==> flow/design.v <==
module sync_dual_port_ram #(
    parameter DATA_WIDTH = 8,
    parameter ADDR_WIDTH = 4,
    parameter MEM_DEPTH  = (1 << ADDR_WIDTH)
)(
    input  wire                     clk,
    input  wire                     reset,
    input  wire                     write_en_a,
    input  wire                     read_en_a,
    input  wire [ADDR_WIDTH-1:0]    addr_a,
    input  wire [DATA_WIDTH-1:0]    data_in_a,
    output reg  [DATA_WIDTH-1:0]    data_out_a,
    input  wire                     write_en_b,
    input  wire                     read_en_b,
    input  wire [ADDR_WIDTH-1:0]    addr_b,
    input  wire [DATA_WIDTH-1:0]    data_in_b,
    output reg  [DATA_WIDTH-1:0]    data_out_b,
    output reg                      conflict_flag
);
    reg [DATA_WIDTH-1:0] mem [0:MEM_DEPTH-1];
    integer i;
    initial begin
        for (i = 0; i < MEM_DEPTH; i = i + 1)
            mem[i] = i[DATA_WIDTH-1:0];
        data_out_a   = {DATA_WIDTH{1'b0}};
        data_out_b   = {DATA_WIDTH{1'b0}};
        conflict_flag= 1'b0;
    end
    always @(posedge clk or posedge reset) begin
        if (reset) begin
            data_out_a    <= {DATA_WIDTH{1'b0}};
            data_out_b    <= {DATA_WIDTH{1'b0}};
            conflict_flag <= 1'b0;
        end else begin
            if (write_en_a && write_en_b && (addr_a == addr_b)) begin
                mem[addr_a] <= data_in_a;
                conflict_flag <= 1'b1;
                if (read_en_a) data_out_a <= data_in_a;
                if (read_en_b) data_out_b <= data_in_a;
            end else begin
                if (write_en_a) mem[addr_a] <= data_in_a;
                if (write_en_b) mem[addr_b] <= data_in_b;
                if (read_en_a) data_out_a <= mem[addr_a];
                if (read_en_b) data_out_b <= mem[addr_b];
            end
        end
    end
endmodule
# ---- Step by step through the tools: sync_dual_port_ram
# Tool output for the design above, in the order of the flow.
# Line numbers count from 1 in the design file above.
# Library cell names are shortened.
# Not given: n/a
dict set report inputs {
  top_module {sync_dual_port_ram}
  clock {clk}
  library {sky130hd}
  corner {tt_025C_1v80}
}

# ---- Elaborated design
# Counts by Yosys on the flattened word-level netlist (proc, flatten, opt, wreduce). Print and check cells are left out. Cells with the same type and inputs are merged into one.
dict set report word_totals {
  out_inout_bits 17
  in_bits 30
  regBits 145
  word_cells 142
}
dict set report classes {
  n_mux 88
  n_eq 31
  n_reduce_logical 4
}
# operator count
set op_table {}
lappend op_table {{2-to-1 mux 8 bit} 86}
lappend op_table {{parallel mux 8 bit (select 16 bit)} 2}
lappend op_table {{== test 4 bit with constant B} 16}
lappend op_table {{== test 4 x 3 -> 1 bit with constant B} 8}
lappend op_table {{== test 4 x 2 -> 1 bit with constant B} 4}
lappend op_table {{== test 4 x 1 -> 1 bit with constant B} 2}
lappend op_table {{logical NOT 4 bit} 2}
lappend op_table {{== test 4 bit} 1}
lappend op_table {{logical AND 1 bit} 2}

# ---- Depth
# Yosys ltp: most cells in a row. Word level: on the elaborated netlist, between registers, memories and ports. Mapped: between sequential cells and ports; inverters and the memories' decode and read muxes count.
dict set report logic_depth {
  word_depth 6
  ABC_AREA 0
  mapped_depth 9
}

# ---- After synthesis
# Yosys stat after the flow's synthesis: flattened, memories mapped to cells. It holds for the ABC_AREA given above (unset counts as 0); a run with the other value may have another netlist.
# The area totals of this step are shown rounded.
# cell_type count
set types {}
lappend types {edfxtp_1 128}
lappend types {nand2_1 307}
lappend types {a32oi_1 119}
lappend types {o22ai_1 137}
lappend types {dfrtp_1 17}
lappend types {nand3b_1 40}
lappend types {a22oi_1 39}
lappend types {buf_2 52}
lappend types {nand2b_1 30}
lappend types {clkbuf_1 48}
lappend types {nand3_1 33}
lappend types {nor2_1 43}
lappend types {a21oi_1 32}
lappend types {mux2i_1 16}
lappend types {o21ai_0 28}
lappend types {nor2b_1 19}
lappend types {mux2_2 10}
lappend types {a221oi_1 12}
# Other cell types: 50; their cells: 223.
dict set report synth_totals {
  sequential_area_um2 4300
  area_um2 11000
  ffs 145
  mapped_cells 1333
  buf_cells 135
}

# ---- Path before layout
# Source: OpenSTA report_checks on the synthesized netlist (no wires, ideal clock, input and output delay 20% of the period each), path of least setup slack; recovery checks are left aside. Register names are those of the netlist, which keeps one name where synthesis merged equal registers.
dict set report synth_path {
  path_kind {input -> register}
  from {input port reset}
  to {register mem[0][0]}
  delay_ns 3.318
  path_slack_ns 2.834
  period_ns 7.69
  stages 1
  input_delay_ns 1.538
  n_path_buf 0
  t_arrival_ns 4.358
  period_less_setup_slack_ns 4.856
}
# "delay_ns" = arrival - input delay + setup time.
# "stages" counts driving pins, that of a launching flip-flop among them; a cell with two outputs on the path counts twice.
# "period_less_setup_slack_ns" is the clock period less the worst setup slack; recovery checks do not enter. This is arithmetic on one report: input and output delays are still those of the set period (20% each).
# At most two assigning lines are given for a register; there are more.
dict set report synth_via {
  path_cell_list {inv_1}
  elab_chain_cells 0
  cone_cells 0
  lines_between 0
}
# item line_no
set synth_rtl {}
lappend synth_rtl {{from (decl)} 7} ;# input  wire                     reset,
lappend synth_rtl {{to (assign)} 36} ;# mem[addr_a] <= data_in_a;
lappend synth_rtl {{to (assign)} 41} ;# if (write_en_a) mem[addr_a] <= data_in_a;
lappend synth_rtl {{to (decl)} 20} ;# reg [DATA_WIDTH-1:0] mem [0:MEM_DEPTH-1];

# ---- Worst path after layout
# From the final timing report of stored run 1: the path of least setup slack in the routed layout; clock arrival at registers is part of the times.
dict set report layout_path {
  path_kind {input -> register}
  from {input port write_en_b}
  to {register mem[12][0]}
  n_path_buf 2
  input_delay_ns 0.85
  period_ns 4.27
  stages 6
  t_arrival_ns 3.52
  path_slack_ns 1.05
}
# The rows between start and end are the longest chain of elaborated cells between them; the timing report does not say that the signal goes this way. Where chains are equally long, one stands for them.
# A line is the first line of the expression or statement that the cell stems from. Yosys adds cells for indexed reads and writes and turns some case tables into memories.
# At most two assigning lines are given for a register; there are more.
dict set report layout_via {
  path_cell_list {clkdlybuf4s50_1 buf_4 and3_1 nand2_4 nand2_1 a32oi_1}
  elab_chain_cells 3
  cone_cells 4
  lines_between 2
}
# item line_no
set layout_rtl {}
lappend layout_rtl {{from (decl)} 13} ;# input  wire                     write_en_b,
lappend layout_rtl {{logical AND 1 bit (2 in a row)} 35} ;# if (write_en_a && write_en_b && (addr_a == addr_b)) begin
lappend layout_rtl {{2-to-1 mux 8 bit} 35}
lappend layout_rtl {{to (assign)} 36} ;# mem[addr_a] <= data_in_a;
lappend layout_rtl {{to (assign)} 41} ;# if (write_en_a) mem[addr_a] <= data_in_a;
lappend layout_rtl {{to (decl)} 20} ;# reg [DATA_WIDTH-1:0] mem [0:MEM_DEPTH-1];

Ticket comment

Module sync_dual_port_ram, platform sky130hd: 2 stored runs of the flow (Yosys, OpenROAD) with differing settings, in no particular order. Input and output delays are each 20% of the period that was set; the output load is 0.01 pF.
"clock_period_reached_ns": clock period set for the run, less the worst setup slack. It is reckoned from that one timing run; input and output delays stay at 20% of the period that was set.
"worst_path_ns" is the time allowed to the run's worst setup path (the clock period less input and output delay, where it has them) less its slack. Clock arrival times count: a late capture clock shortens it, a late launch clock lengthens it.
"power.total_uw" rests on the timing tool's default activity at the inputs, not on a simulated workload.
Values from the reports are rounded here.

[flow] stored run 1: files
==> flow/run.sh <==
#!/bin/bash
# the make line also repeats the synthesis and layout settings of config.mk as NAME=value (left out here)
make -C /OpenROAD-flow-scripts/flow DESIGN_CONFIG=/design/flow/config.mk WORK_HOME=/design/flow/orfs CLKGATE_MAP_FILE= finish
==> flow/config.mk <==
export PLATFORM = sky130hd
export DESIGN_NAME = sync_dual_port_ram
export DESIGN_NICKNAME = sync_dual_port_ram
export VERILOG_FILES = /design/flow/design.v
export SDC_FILE = /design/flow/constraint.sdc
export NUM_CORES = 4
export LEC_CHECK = 0
export CAP_MARGIN = 20
export CELL_PAD_IN_SITES_DETAIL_PLACEMENT = 1
export CORE_MARGIN = 2
export CORE_UTILIZATION = 27
export CTS_CLUSTER_DIAMETER = 392
export CTS_CLUSTER_SIZE = 49
export MAX_ROUTING_LAYER = met5
export PLACE_DENSITY_LB_ADDON = 0.15
export SLEW_MARGIN = 20
export TNS_END_PERCENT = 65
==> flow/constraint.sdc <==
create_clock -name core_clock -period 4.27 [get_ports {clk}]
set_input_delay 0.8540 -clock core_clock [delete_from_list [all_inputs] [get_ports {clk}]]
set_output_delay 0.8540 -clock core_clock [all_outputs]
set_load 0.01 [all_outputs]

[flow] stored run 1: metrics
[metrics] worst_path_ns = 2.37
[metrics] timing.worst_path_kind = input -> register
[metrics] yosys_chip_area_um2 = 11000
[metrics] worst_setup_slack_ns = 1.1
[metrics] clock_period_reached_ns = 3.220
[metrics] fin_tns_ns = 0.000
[metrics] finalCellArea_um2 = 13000
[metrics] finalUtil_frac = 0.32
[metrics] fin_hold_ws_ns = 0.48
[metrics] die_area_um2 = 44000
[metrics] power.total_uw = 4600

[flow] stored run 2: files
==> flow/run.sh <==
#!/bin/bash
# the make line also repeats the synthesis and layout settings of config.mk as NAME=value (left out here)
make -C /OpenROAD-flow-scripts/flow DESIGN_CONFIG=/design/flow/config.mk WORK_HOME=/design/flow/orfs CLKGATE_MAP_FILE= finish
==> flow/config.mk <==
export PLATFORM = sky130hd
export DESIGN_NAME = sync_dual_port_ram
export DESIGN_NICKNAME = sync_dual_port_ram
export VERILOG_FILES = /design/flow/design.v
export SDC_FILE = /design/flow/constraint.sdc
export NUM_CORES = 4
export LEC_CHECK = 0
export CAP_MARGIN = 20
export CORE_MARGIN = 2
export CORE_UTILIZATION = 40
export SLEW_MARGIN = 20
==> flow/constraint.sdc <==
create_clock -name core_clock -period 6.03 [get_ports {clk}]
set_input_delay 1.2060 -clock core_clock [delete_from_list [all_inputs] [get_ports {clk}]]
set_output_delay 1.2060 -clock core_clock [all_outputs]
set_load 0.01 [all_outputs]

[flow] stored run 2: metrics
[metrics] worst_path_ns = 3.68
[metrics] timing.worst_path_kind = input -> register
[metrics] yosys_chip_area_um2 = 11000
[metrics] worst_setup_slack_ns = 1.1
[metrics] clock_period_reached_ns = 4.885
[metrics] fin_tns_ns = 0.000
[metrics] finalCellArea_um2 = 12000
[metrics] finalUtil_frac = 0.45
[metrics] fin_hold_ws_ns = 0.47
[metrics] die_area_um2 = 30000
[metrics] power.total_uw = 3200
