==> flow/design.v <==
module sync_single_port_ram(
    input  wire        clk,       
    input  wire        rst,       
    input  wire        en,        
    input  wire        we,        
    input  wire [3:0]  addr,      
    input  wire [7:0]  data_in,   
    output reg  [7:0]  data_out   
);
    reg [7:0] memory [0:15];
    localparam IDLE   = 2'b00;  
    localparam ACTIVE = 2'b01;  
    localparam WRITE  = 2'b10;  
    localparam READ   = 2'b11;  
    reg [1:0] current_state, next_state;  
    integer i;
    initial begin
        for (i = 0; i < 16; i = i + 1)
            memory[i] = 8'h00;       
        data_out = 8'h00;            
        current_state = IDLE;        
    end
    always @(posedge clk) begin
        if (rst)
            current_state <= IDLE;       
        else
            current_state <= next_state; 
    end
    always @(*) begin
        case (current_state)
            IDLE:    next_state = en ? ACTIVE : IDLE;  
            ACTIVE:  next_state = !en ? IDLE : (we ? WRITE : READ);  
            WRITE:   next_state = !en ? IDLE : ACTIVE;  
            READ:    next_state = !en ? IDLE : ACTIVE;  
            default: next_state = IDLE;
        endcase
    end
    always @(posedge clk) begin
        if (rst) begin
            data_out <= 8'h00;  
        end else begin
            case (current_state)
                WRITE: begin
                    if (en && we) begin
                        memory[addr] <= data_in;  
                    end
                end
                READ: begin
                    if (en && !we) begin
                        data_out <= memory[addr];  
                    end
                end
                default: ;  
            endcase
        end
    end
endmodule
== Step by step through the tools: sync_single_port_ram ==
What the tools print for sync_single_port_ram, step after step.
Line numbers count from 1 in the design file above.
Operators: Yosys type, input widths -> output width; for muxes data width and select width s.
Library cell names are shortened.
The mark -- stands for no value.
Set-up
  top: sync_single_port_ram
  clock port: clk
  standard-cell library: sky130hd
  timing corner: tt_025C_1v80

== Word-level counts ==
Source: Yosys, flattened and elaborated, memories not mapped. Widths are those after wreduce. Registers that Yosys merges into a memory's read port (data or address) are not register bits. Print and check cells do not count. Equal cells are merged and count once.
Memory sizes are those after Yosys's memory passes, which may raise the word count (mostly to a power of two), join words into wider ones and drop unused or constant bits.
Operators by class
  reductions and logical operators: 6
  eq/ne operators: 3
  multiplexer cells: 13
Operators with widths (count)
  $mux 8: 3
  $mux 4: 3
  $mux 1: 5
  $eq 2x2->1 const B: 2
  $pmux 2 s2: 1
  $reduce_or 3->1: 1
  $logic_and 1x1->1: 2
  $eq 2x1->1 const B: 1
  $logic_not 2->1: 1
  $reduce_and 2->1: 1
  $mux 2: 1
  $logic_not 1->1: 1
Storage and ports
  word-level cells: 24
  clocked read ports x word width: 8
  memories kept: 1
  register bits: 2
  input port bits: 16
  RAM bits: 128
  output and inout bits: 8
Memory list
  memory: words 16, width 8, rd ports 1, wr ports 1, line 10  | reg [7:0] memory [0:15];

== Logic depth ==
Depth = most cells in a row (Yosys ltp): at word level without a register or memory, in the mapped netlist without a sequential cell, where the memories' decode and read muxes count.
Logic depth
  depth after elaboration: 4
  ABC_AREA: 0
  mapped depth: 6
  gate-level depth less buffers: 5

== After synthesis ==
Yosys stat after the flow's synthesis: flattened, memories mapped to cells. It holds for the ABC_AREA given above (unset counts as 0); a run with the other value may have another netlist.
Cell types
  edfxtp_1: count 128, total area 3.84E+03 sq um
  mux4_2: count 18, total area 405.389 sq um
  dfxtp_1: count 10, total area 200.192 sq um
  mux2_2: count 16, total area 180.173 sq um
  mux4_1: count 6, total area 157.651 sq um
  a22oi_1: count 16, total area 120.115 sq um
  a41oi_1: count 8, total area 70.067 sq um
  o21bai_1: count 8, total area 60.058 sq um
  nor2_1: count 13, total area 48.797 sq um
  ha_1: count 3, total area 37.536 sq um
  nand2_1: count 9, total area 33.782 sq um
  nor3_1: count 5, total area 25.024 sq um
  buf_6: count 2, total area 22.522 sq um
  buf_12: count 1, total area 20.019 sq um
  buf_2: count 4, total area 20.019 sq um
  nand2b_1: count 3, total area 18.768 sq um
  and3b_1: count 2, total area 17.517 sq um
  buf_1: count 4, total area 15.014 sq um
Not listed: further types 12, cells in them 16.
Synthesis totals
  mapped cells: 272
  chip area (Yosys): 5405.2 sq um
  buffer cells: 16
  sequential part of the area: 4043.9 sq um
  flip-flop cells: 138

== Path before layout ==
Path of least setup slack by OpenSTA after synthesis, without wires, with an ideal clock, recovery checks aside; 20% of the period is set as input and as output delay. Where synthesis merged equal registers, the netlist keeps one of their names.
Timing path after synthesis
  kind: input to register
  start: in addr[1]
  end: mem memory[0][0]
  path slack: 1.378 ns
  data required time: 3.637 ns
  input delay: 0.804 ns
  time at the first pin: 0.804 ns
  driving pins on the path: 5
  buffers on the path: 3
  library setup time: 0.383 ns
  clock period: 4.02 ns
  delay of the path: 1.837 ns
  arrival: 2.258 ns
  synthesis period reached: 2.642 ns
"delay of the path" = arrival - input delay + setup time.
"driving pins on the path" counts driving pins, that of a launching flip-flop among them; a cell with two outputs on the path counts twice.
"synthesis period reached" = period - worst setup slack (recovery checks aside). The figure is calculated, with input and output delays left at 20% of the set period.
Between the ends stands the longest chain of elaborated cells between them, by number of cells; it is not shown to be the way that was timed. Of several equally long chains one is given.
A line is the first line of the expression or statement that the cell stems from. Yosys adds cells for indexed reads and writes and turns some case tables into memories.
Between the ends, after synthesis
  cell sequence: buf_6 > buf_6 > buf_4 > or3b_1 > nor3_1
  length of the longest elaborated chain: 3
  elaborated cells on any way between the ends: 3
  RTL lines with such cells: 3
  classes of those cells: 3 x mux
Ends and longest elaborated chain, after synthesis
  start, declared: line 6  | input  wire [3:0]  addr,
  $mux 4: line 44  | if (en && we) begin
  $mux 4: line 42  | case (current_state)
  $mux 4: line 39  | if (rst) begin
  end, declared: line 10  | reg [7:0] memory [0:15];

== Worst path after layout ==
From the final timing report of run 1: the path of least setup slack in the routed layout; clock arrival at registers is part of the times.
Timing path after layout
  kind: input to register
  start: in addr[1]
  end: mem memory[6][5]
  clock period: 3.06 ns
  input delay: 0.61 ns
  data required time: 3.18 ns
  driving pins on the path: 5
  buffers on the path: 3
  arrival: 2.34 ns
  path slack: 0.84 ns
  time at the first pin: 0.61 ns
  library setup time: 0.28 ns
Between the ends stands the longest chain of elaborated cells between them, by number of cells; it is not shown to be the way that was timed. Of several equally long chains one is given.
Between the ends, after layout
  cell sequence: buf_2 > buf_4 > nand3b_1 > nor2_1 > buf_4
  length of the longest elaborated chain: 3
  elaborated cells on any way between the ends: 3
  RTL lines with such cells: 3
  classes of those cells: 3 x mux
Ends and longest elaborated chain, after layout
  start, declared: line 6  | input  wire [3:0]  addr,
  $mux 4: line 44  | if (en && we) begin
  $mux 4: line 42  | case (current_state)
  $mux 4: line 39  | if (rst) begin
  end, declared: line 10  | reg [7:0] memory [0:15];

# Flow runs of sync_single_port_ram

Settings and measured results of 2 stored flow runs for module sync_single_port_ram (sky130hd), not sorted in any way. The constraints put input and output delay at 20% of the set period each and load the outputs with 0.01 pF.
"period reached" is the run's clock period less its worst setup slack. It is reckoned from that one timing run; input and output delays stay at 20% of the period that was set.
By "time used up by the worst setup path" is meant the share of the clock period that the worst setup path is allowed (20% is reserved at inputs, 20% at outputs), minus its slack. Clock arrival times at its registers enter into it.
"total power after layout" rests on the timing tool's default activity at the inputs, not on a simulated workload.

==> run 1: settings <==
{ "period_ns": 3.06, "CORE_UTILIZATION": 20, "SETUP_SLACK_MARGIN": 0.44, "PLACE_DENSITY_LB_ADDON": 0.29, "TNS_END_PERCENT": 60, "GPL_ROUTABILITY_DRIVEN": 0, "CTS_CLUSTER_SIZE": 57, "CTS_CLUSTER_DIAMETER": 63, "CAP_MARGIN": 35, "CORE_MARGIN": 2, "SLEW_MARGIN": 20 }
==> run 1: results <==
worst hold slack in the final report: 0.531 ns
total negative slack on setup checks: 0.000 ns
setup slack of the worst path: 0.840 ns
cell area after synthesis: 5405.2 sq um
total power after layout: 4.516 mW
period reached: 2.220 ns
final utilization: 25.4%
standard-cell area after layout: 6781.5 sq um
die footprint: 28356.9 sq um
time used up by the worst setup path: 1.61 ns
worst setup path type: input to register

==> run 2: settings <==
{ "period_ns": 2.38, "SETUP_SLACK_MARGIN": -0.22, "CAP_MARGIN": 20, "CORE_MARGIN": 2, "CORE_UTILIZATION": 40, "SLEW_MARGIN": 20 }
==> run 2: results <==
worst hold slack in the final report: 0.531 ns
total negative slack on setup checks: 0.000 ns
setup slack of the worst path: 0.418 ns
cell area after synthesis: 5405.2 sq um
total power after layout: 5.540 mW
period reached: 1.962 ns
final utilization: 49.6%
standard-cell area after layout: 6562.5 sq um
die footprint: 14458.9 sq um
time used up by the worst setup path: 1.49 ns
worst setup path type: input to register
